==> flow/design.v <==
module PWM_Control #(
    parameter CLK_FREQ = 25_000_000,
    parameter PWM_FREQ = 1_250
) (
    input  wire clk,
    input  wire rst_n,
    output wire [7:0] leds
);
    localparam integer PWM_CLK_PERIOD = CLK_FREQ / PWM_FREQ;  
    localparam integer PWM_DUTY_CYCLE = 50;  
    localparam SECOND         = CLK_FREQ;
    localparam HALF_SECOND    = SECOND / 2;
    localparam QUARTER_SECOND = SECOND / 4;
    localparam EIGHTH_SECOND  = SECOND / 8;
	localparam integer MIN_PWM_DUTY_COUNT = 1;
	localparam integer MAX_PWM_DUTY_COUNT = PWM_CLK_PERIOD * 70 / 100;
	localparam integer FADE_STEP = (MAX_PWM_DUTY_COUNT - MIN_PWM_DUTY_COUNT) / 200;
	reg [14:0] pwm_period_counter;
	reg [14:0] pwm_duty_reg;
	wire pwm_out;
	reg [21:0] fade_timer_counter;
	reg fade_direction;
	always @(posedge clk or negedge rst_n) begin
		if (!rst_n)  
			pwm_period_counter <= 0;  
		else
			pwm_period_counter <= (pwm_period_counter == (PWM_CLK_PERIOD - 1)) ? 0 : pwm_period_counter + 1;
	end
	assign pwm_out = (pwm_period_counter < pwm_duty_reg);
	assign leds = {8{pwm_out}};
    always @(posedge clk or negedge rst_n) begin
        if (!rst_n) begin  
            fade_timer_counter <= 0;            
            fade_direction <= 0;                
            pwm_duty_reg <= MIN_PWM_DUTY_COUNT;  
        end else begin
            if (fade_timer_counter == EIGHTH_SECOND - 1) begin
                fade_timer_counter <= 0;  
                if (fade_direction == 0) begin  
                    if (pwm_duty_reg + FADE_STEP >= MAX_PWM_DUTY_COUNT) begin
                        pwm_duty_reg <= MAX_PWM_DUTY_COUNT;
                        fade_direction <= 1;  
                    end else begin
                        pwm_duty_reg <= pwm_duty_reg + FADE_STEP;  
                    end
                end else begin  
                    if (pwm_duty_reg - FADE_STEP <= MIN_PWM_DUTY_COUNT) begin
                        pwm_duty_reg <= MIN_PWM_DUTY_COUNT;
                        fade_direction <= 0;  
                    end else begin
                        pwm_duty_reg <= pwm_duty_reg - FADE_STEP;  
                    end
                end
            end else begin
                fade_timer_counter <= fade_timer_counter + 1;  
            end
        end
    end
endmodule
From RTL to reports: PWM_Control
Tool output for the design above, in the order of the flow.
Lines are those of the file above, counted from 1.
Library cell names are shortened.
The mark n/a stands for no value.
- design top: PWM_Control
- clock port: clk
- library: sky130hd
- library corner: tt_025C_1v80

After elaboration
Counts by Yosys on the flattened word-level netlist (proc, flatten, opt, wreduce; memories kept). Register bits leave out memories and registers merged into their read ports (data or address); mux counts leave out enables and synchronous resets folded into registers. Print and check cells are left out. Cells with the same type and inputs are merged into one.
- add/subtract/negate cells at 4
- order comparisons: 3
- noted equality and inequality tests: 2
- noted muxes and demuxes: 8
- operators by type and width (operator ; number):
    two-way mux 15 bit ; 4
    less-or-equal comparator 32 x 1 -> 1 bit (second input constant) ; 1
    greater-or-equal comparator 32 x 14 -> 1 bit (second input constant) ; 1
    adder 22 x 1 -> 22 bit (second input constant) ; 1
    == test 22 bit (second input constant) ; 1
    two-way mux 22 bit ; 1
    adder 15 x 7 -> 16 bit (second input constant) ; 1
    subtractor 15 x 7 -> 16 bit (second input constant) ; 1
    adder 15 x 1 -> 15 bit (second input constant) ; 1
    less-than comparator 15 bit ; 1
    == test 15 bit (second input constant) ; 1
    two-way mux 1 bit ; 3
- register bits: 53
- bits of input ports at 2

Logic depth
Yosys ltp: most cells in a row. Word level: on the elaborated netlist, between registers, memories and ports. Mapped: between sequential cells and ports; inverters and the memories' decode and read muxes count.
- noted depth after elaboration: 4
- ABC_AREA: 1
- noted gate-level depth with buffers: 17

After synthesis
Source: synth_stat.txt of the flow (Yosys; design flattened, memories mapped). It holds for the ABC_AREA given above (unset counts as 0); a run with the other value may have another netlist.
- standard cells after synthesis at 578
- chip area (Yosys) at 3996.3 um^2
- sequential area: 1327.5 um^2
- flip-flop cells: 53
- cell types (cell type ; number ; area in all (um^2)):
    dfrtp_1 ; 52 ; 1.3E+03
    nand2_1 ; 141 ; 529.258
    nor2_1 ; 72 ; 270.259
    inv_1 ; 69 ; 258.998
    ha_1 ; 20 ; 250.24
    nand3_1 ; 49 ; 245.235
    a21oi_1 ; 33 ; 165.158
    nand4_1 ; 19 ; 118.864
    o21ai_0 ; 20 ; 100.096
    buf_4 ; 11 ; 82.579
    xor2_1 ; 8 ; 70.067
    nor3_1 ; 13 ; 65.062
    o21a_1 ; 6 ; 45.043
    nor2_2 ; 7 ; 43.792
    nand2_2 ; 6 ; 37.536
    nor4_1 ; 6 ; 37.536
    a211oi_1 ; 4 ; 30.029
    nor3_2 ; 3 ; 30.029
Not listed: further types 24, cells in them 39.

Worst setup path after synthesis
Source: OpenSTA report_checks on the synthesized netlist (no wires, ideal clock, input and output delay 20% of the period each), path of least setup slack; recovery checks are left aside. Register names are those of the netlist, which keeps one name where synthesis merged equal registers.
- kind: reg2out
- start: register pwm_duty_reg[2]
- end: output port leds[0]
- clock period: 3.14 ns
- noted output delay: 0.628 ns
- launch time at the first pin: 0.000 ns
- noted data arrival time: 1.791 ns
- setup slack at 0.721 ns
- noted path delay: 1.791 ns
- stages on the path at 12
- noted path buffers: 2
- synthesis period reached: 2.419 ns
"path delay" = arrival - input delay + setup time.
At an output port there is no setup time.
"stages on the path" counts driving pins, that of a launching flip-flop among them; a cell with two outputs on the path counts twice.
"synthesis period reached" is the clock period less the worst setup slack; recovery checks do not enter. This is arithmetic on one report: input and output delays are still those of the set period (20% each).
Between the ends stands the longest chain of elaborated cells between them, by number of cells; it is not shown to be the way that was timed. Of several equally long chains one is given.
A line is the first line of the expression or statement that the cell stems from. Yosys adds cells for indexed reads and writes and turns some case tables into memories.
A register here has more assigning lines than the two given.
- cells stage by stage: dfrtp_1 buf_4 inv_1 ha_1 a21oi_1 o21ai_0 nand4_1 o211ai_1 nand4_1 a21oi_1 nor2_1 buf_4
- length of the longest elaborated chain: 1
- noted elaborated cells on any way between the ends: 1
- noted RTL lines with such cells: 1
- ends and longest elaborated chain, post-synthesis (what ; line ; RTL):
    start, declared ; 19 ; reg [14:0] pwm_duty_reg;
    start, assigned ; 44 ; pwm_duty_reg <= pwm_duty_reg + FADE_STEP;
    start, assigned ; 51 ; pwm_duty_reg <= pwm_duty_reg - FADE_STEP;
    less-than comparator 15 bit ; 29 ; assign pwm_out = (pwm_period_counter < pwm_duty_reg);
    end, declared ; 7 ; output wire [7:0] leds

Timing after layout
From the final timing report of flow run A: the path of least setup slack in the routed layout; clock arrival at registers is part of the times.
- kind: reg2out
- start: register pwm_duty_reg[6]
- end: output port leds[3]
- clock period: 6.07 ns
- noted output delay: 1.21 ns
- launch time at the first pin: 0.31 ns
- noted data arrival time: 2.81 ns
- setup slack at 2.05 ns
- stages on the path at 11
- noted path buffers: 1
Between the ends stands the longest chain of elaborated cells between them, by number of cells; it is not shown to be the way that was timed. Of several equally long chains one is given.
A register here has more assigning lines than the two given.
- cells stage by stage: dfrtp_2 inv_1 ha_1 nand2_1 inv_1 nand4_1 o211ai_1 nand4_1 a21oi_1 nor2_1 clkdlybuf4s50_1
- length of the longest elaborated chain: 1
- noted elaborated cells on any way between the ends: 1
- noted RTL lines with such cells: 1
- ends and longest elaborated chain, after layout (what ; line ; RTL):
    start, declared ; 19 ; reg [14:0] pwm_duty_reg;
    start, assigned ; 44 ; pwm_duty_reg <= pwm_duty_reg + FADE_STEP;
    start, assigned ; 51 ; pwm_duty_reg <= pwm_duty_reg - FADE_STEP;
    less-than comparator 15 bit ; 29 ; assign pwm_out = (pwm_period_counter < pwm_duty_reg);
    end, declared ; 7 ; output wire [7:0] leds

Subject: flow runs of PWM_Control

Hi,

Design PWM_Control on sky130hd. What follows are 2 stored runs of the flow, each under its own settings; their order means nothing. The constraints put input and output delay at 20% of the set period each and load the outputs with 0.01 pF.
"reached clock period" = clock period - worst setup slack. The figure is calculated, with input and output delays left at 20% of the set period.
"allowed time less slack (worst setup path)": the worst setup path's part of the clock period (all of it between registers, 20% less for each end at a port) less its slack. A launch clock that arrives late makes it longer, a capture clock that arrives late makes it shorter.
"total design power" is the tool's figure for a default switching activity; nothing was simulated.

Flow run A
Settings were period_ns = 6.07; CORE_UTILIZATION = 43; SETUP_SLACK_MARGIN = 1.76; PLACE_DENSITY_LB_ADDON = 0.12; TNS_END_PERCENT = 60; ABC_AREA = 1; GPL_TIMING_DRIVEN = 1; SLEW_MARGIN = 25; MAX_ROUTING_LAYER = met4; CAP_MARGIN = 20; CORE_MARGIN = 2
- noted the standard-cell area of the final layout: 4,205.3 um^2
- allowed time less slack (worst setup path) at 2.81 ns
- critical path kind: reg2out
- die area at 10,081.2 um^2
- smallest setup slack: 2.046 ns
- total design power at 622.2 µW
- noted the chip area in the Yosys report: 3,996.3 um^2
- reached clock period: 4.024 ns

Flow run B
Settings were period_ns = 2.67; CORE_UTILIZATION = 42; PLACE_DENSITY_LB_ADDON = 0.17; GPL_TIMING_DRIVEN = 0; GPL_ROUTABILITY_DRIVEN = 0; CAP_MARGIN = 20; CORE_MARGIN = 2; SLEW_MARGIN = 20
- noted the standard-cell area of the final layout: 4,505.6 um^2
- allowed time less slack (worst setup path) at 2.50 ns
- critical path kind: reg2out
- total design power at 1,321 µW
- noted the chip area in the Yosys report: 3,797.4 um^2
- smallest setup slack: -0.363 ns
- die area at 9,817.8 um^2
- reached clock period: 3.033 ns

Regards
