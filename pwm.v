==> flow/design.v <==
module PWM (
    input wire clk,
    input wire rst_n,
    input wire [15:0] duty_cycle,  
    input wire [15:0] period,  
    output reg pwm_out
);
	reg [15:0] pwm_counter;
	always @(posedge clk or negedge rst_n) begin
		if (!rst_n) begin  
			pwm_counter <= 16'h0;
			pwm_out <= 1'b0;			
		end else begin
			pwm_counter <= (pwm_counter >= (period - 1)) ? 16'h0 : pwm_counter + 1; 
			pwm_out <= (pwm_counter < duty_cycle) ? 1'b1 : 1'b0; 
		end
	end
endmodule
Step by step through the tools: PWM
What the tools print for PWM, step after step.
Lines are those of the file above, counted from 1.
Operators: Yosys type, input widths -> output width; for muxes data width and select width s.
{"block": "inputs", "design": "PWM", "clock": "clk", "library": "sky130hd", "lib_corner": "tt_025C_1v80"}

Word level
Source: Yosys, flattened and elaborated, memories not mapped. Widths are those after wreduce; folded enables and synchronous resets count as part of the registers. Registers that Yosys merges into a memory's read port (data or address) are not register bits. Print and check cells do not count. Equal cells are merged and count once.
{"block": "bits", "elab_cells": 8, "input_bits": 34, "rom_bits": 0, "ramBits": 0, "mem_count": 0, "out_inout_bits": 1, "clocked_rd_ports_x_width": 0, "latch_bits": 0, "register_bits": 17}
{"block": "classes", "multipliers": 0, "n_logic": 0, "add_sub_neg": 2, "n_eq": 0, "div_mod_pow": 0, "n_shift": 0, "reduce_logical": 0, "compare": 2, "mux": 2}
{"block": "op_table", "cell": "$ge 16x32->1", "count": 1}
{"block": "op_table", "cell": "$sub 16x1->17 const B", "count": 1}
{"block": "op_table", "cell": "$add 16x1->16 const B", "count": 1}
{"block": "op_table", "cell": "$lt 16x16->1", "count": 1}
{"block": "op_table", "cell": "$mux 16", "count": 1}
{"block": "op_table", "cell": "$mux 1", "count": 1}

Longest topological paths
Yosys ltp: most cells in a row. Word level: on the elaborated netlist, between registers, memories and ports. Mapped: between sequential cells and ports; inverters and the memories' decode and read muxes count.
{"block": "depth", "depth_word": 3, "abc_area": 0, "ltp_mapped": 14, "depth_no_buf": 12}

Netlist
The flow's flattened synthesis, as Yosys stat reports it; memories are mapped. The netlist is that of the ABC_AREA named above (0 if unset); the other value can give another one.
Totals and module areas in this step are rounded.
{"block": "by_type", "cell_type": "sky130_fd_sc_hd__dfrtp_1", "count": 17, "type_area_um2": 425.408}
{"block": "by_type", "cell_type": "sky130_fd_sc_hd__ha_1", "count": 33, "type_area_um2": 412.896}
{"block": "by_type", "cell_type": "sky130_fd_sc_hd__xor2_1", "count": 15, "type_area_um2": 131.376}
{"block": "by_type", "cell_type": "sky130_fd_sc_hd__xnor2_1", "count": 13, "type_area_um2": 113.859}
{"block": "by_type", "cell_type": "sky130_fd_sc_hd__a21oi_2", "count": 10, "type_area_um2": 87.584}
{"block": "by_type", "cell_type": "sky130_fd_sc_hd__inv_1", "count": 20, "type_area_um2": 75.072}
{"block": "by_type", "cell_type": "sky130_fd_sc_hd__a21oi_1", "count": 13, "type_area_um2": 65.062}
{"block": "by_type", "cell_type": "sky130_fd_sc_hd__nand4_1", "count": 8, "type_area_um2": 50.048}
{"block": "by_type", "cell_type": "sky130_fd_sc_hd__nand2_1", "count": 11, "type_area_um2": 41.29}
{"block": "by_type", "cell_type": "sky130_fd_sc_hd__or3_1", "count": 6, "type_area_um2": 37.536}
{"block": "by_type", "cell_type": "sky130_fd_sc_hd__nor3_1", "count": 7, "type_area_um2": 35.034}
{"block": "by_type", "cell_type": "sky130_fd_sc_hd__and3_1", "count": 5, "type_area_um2": 31.28}
{"block": "by_type", "cell_type": "sky130_fd_sc_hd__a21o_1", "count": 4, "type_area_um2": 30.029}
{"block": "by_type", "cell_type": "sky130_fd_sc_hd__nor2_1", "count": 8, "type_area_um2": 30.029}
{"block": "by_type", "cell_type": "sky130_fd_sc_hd__and4_1", "count": 3, "type_area_um2": 26.275}
{"block": "by_type", "cell_type": "sky130_fd_sc_hd__nand3_1", "count": 5, "type_area_um2": 25.024}
{"block": "by_type", "cell_type": "sky130_fd_sc_hd__buf_12", "count": 1, "type_area_um2": 20.019}
{"block": "by_type", "cell_type": "sky130_fd_sc_hd__o21ai_0", "count": 4, "type_area_um2": 20.019}
Not listed: further types 16, cells in them 21.
{"block": "synth_totals", "seqArea_um2": 425, "buffers": 4, "ffs": 17, "cell_count": 204, "area_um2": 1820}

Timing after synthesis
OpenSTA on the mapped netlist: ideal clock, no wires. The path of least setup slack (recovery checks aside). Input and output delay are each 20% of the period. Register names are those of the netlist, which keeps one name where synthesis merged equal registers.
{"block": "synth_path", "path_kind": "input -> register", "from": "input port period[8]", "to": "register pwm_counter[10]", "required_time_ns": 5.352, "arrival_ns": 4.336, "delay_ns": 3.368, "t_first_pin_ns": 1.096, "input_delay_ns": 1.096, "stages": 13, "period_ns": 5.48, "setup_ns": 0.128, "path_buffers": 2, "setup_slack_ns": 1.015, "synth_period_reached_ns": 4.465}
"delay_ns" = arrival - input delay + setup time.
"stages" counts driving pins, that of a launching flip-flop among them; a cell with two outputs on the path counts twice.
"synth_period_reached_ns" = period - worst setup slack (recovery checks aside). The figure is calculated, with input and output delays left at 20% of the set period.
Between the ends stands the longest chain of elaborated cells between them, by number of cells; it is not shown to be the way that was timed. Of several equally long chains one is given.
Each line given opens the expression or statement behind the cell; cells for indexed reads and writes are added by Yosys, which also makes memories of some case tables.
{"block": "synth_between", "path_cell_list": "sky130_fd_sc_hd__or4_4 > sky130_fd_sc_hd__nor2_1 > sky130_fd_sc_hd__or4b_2 > sky130_fd_sc_hd__nor3_1 > sky130_fd_sc_hd__xnor2_1 > sky130_fd_sc_hd__ha_1 > sky130_fd_sc_hd__nand4_1 > sky130_fd_sc_hd__or3_1 > sky130_fd_sc_hd__a2111oi_0 > sky130_fd_sc_hd__or3_1 > sky130_fd_sc_hd__clkbuf_1 > sky130_fd_sc_hd__buf_2 > sky130_fd_sc_hd__a21oi_2", "elab_chain_len": 3, "cone_cells": 3, "lines_between": 1, "cone_classes": "1 x add/sub; 1 x compare; 1 x mux"}
{"block": "synth_lines", "item": "start, declared", "line": 5, "text": "input wire [15:0] period,"}
{"block": "synth_lines", "item": "$sub 16x1->17", "line": 14, "text": "pwm_counter <= (pwm_counter >= (period - 1)) ? 16'h0 : pwm_counter + 1;"}
{"block": "synth_lines", "item": "$ge 16x32->1", "line": 14}
{"block": "synth_lines", "item": "$mux 16", "line": 14}
{"block": "synth_lines", "item": "end, assigned", "line": 11, "text": "pwm_counter <= 16'h0;"}
{"block": "synth_lines", "item": "end, assigned", "line": 14}
{"block": "synth_lines", "item": "end, declared", "line": 8, "text": "reg [15:0] pwm_counter;"}

Path in the finished layout
Path of least setup slack in the final report of run 1 (OpenROAD, finished layout, wires in). Where an end is a register, its clock arrival counts in the times.
{"block": "layout_path", "path_kind": "input -> register", "from": "input port period[7]", "to": "register pwm_counter[6]", "required_time_ns": 4.94, "input_delay_ns": 0.95, "arrival_ns": 4.13, "setup_slack_ns": 0.81, "t_first_pin_ns": 0.95, "period_ns": 4.76, "stages": 13, "path_buffers": 2, "setup_ns": 0.07}
Between the ends stands the longest chain of elaborated cells between them, by number of cells; it is not shown to be the way that was timed. Of several equally long chains one is given.
{"block": "layout_between", "path_cell_list": "sky130_fd_sc_hd__dlygate4sd2_1 > sky130_fd_sc_hd__or4_4 > sky130_fd_sc_hd__nor2_1 > sky130_fd_sc_hd__or4b_4 > sky130_fd_sc_hd__nor3_2 > sky130_fd_sc_hd__xnor2_1 > sky130_fd_sc_hd__ha_1 > sky130_fd_sc_hd__nand4_1 > sky130_fd_sc_hd__o22ai_1 > sky130_fd_sc_hd__or3_1 > sky130_fd_sc_hd__or3_4 > sky130_fd_sc_hd__buf_8 > sky130_fd_sc_hd__a21oi_4", "elab_chain_len": 3, "cone_cells": 3, "lines_between": 1, "cone_classes": "1 x add/sub; 1 x compare; 1 x mux"}
{"block": "layout_lines", "item": "start, declared", "line": 5, "text": "input wire [15:0] period,"}
{"block": "layout_lines", "item": "$sub 16x1->17", "line": 14, "text": "pwm_counter <= (pwm_counter >= (period - 1)) ? 16'h0 : pwm_counter + 1;"}
{"block": "layout_lines", "item": "$ge 16x32->1", "line": 14}
{"block": "layout_lines", "item": "$mux 16", "line": 14}
{"block": "layout_lines", "item": "end, assigned", "line": 11, "text": "pwm_counter <= 16'h0;"}
{"block": "layout_lines", "item": "end, assigned", "line": 14}
{"block": "layout_lines", "item": "end, declared", "line": 8, "text": "reg [15:0] pwm_counter;"}

Stored flow runs of PWM (2 of them; Yosys, OpenROAD, sky130hd). They differ in their settings and are not a sequence. Constraints: input delay and output delay 20% of the set period each, output load 0.01 pF.
Values from the reports are rounded here.

{"run": "run 1", "settings": { "period_ns": 4.76, "SETUP_SLACK_MARGIN": 0.69, "CAP_MARGIN": 20, "CORE_MARGIN": 2, "CORE_UTILIZATION": 40, "SLEW_MARGIN": 20 }, "results": { "final_die_area_um2": 5100, "tns_setup_ns": 0.000, "post_route_util_pct": 54.4, "worst_hold_slack_ns": 0.587, "synthArea_um2": 1820, "finalCellArea_um2": 2370, "ws_setup_ns": 0.811 }}
{"run": "run 2", "settings": { "period_ns": 3.44, "CORE_UTILIZATION": 61, "SETUP_SLACK_MARGIN": 0.91, "PLACE_DENSITY_LB_ADDON": 0.17, "HOLD_SLACK_MARGIN": 0.15, "CELL_PAD_IN_SITES_GLOBAL_PLACEMENT": 0, "CELL_PAD_IN_SITES_DETAIL_PLACEMENT": 2, "ABC_AREA": 1, "CTS_CLUSTER_DIAMETER": 286, "CAP_MARGIN": 10, "CORE_MARGIN": 2, "SLEW_MARGIN": 20 }, "outcome": "incomplete, placement halted on a tool error"}
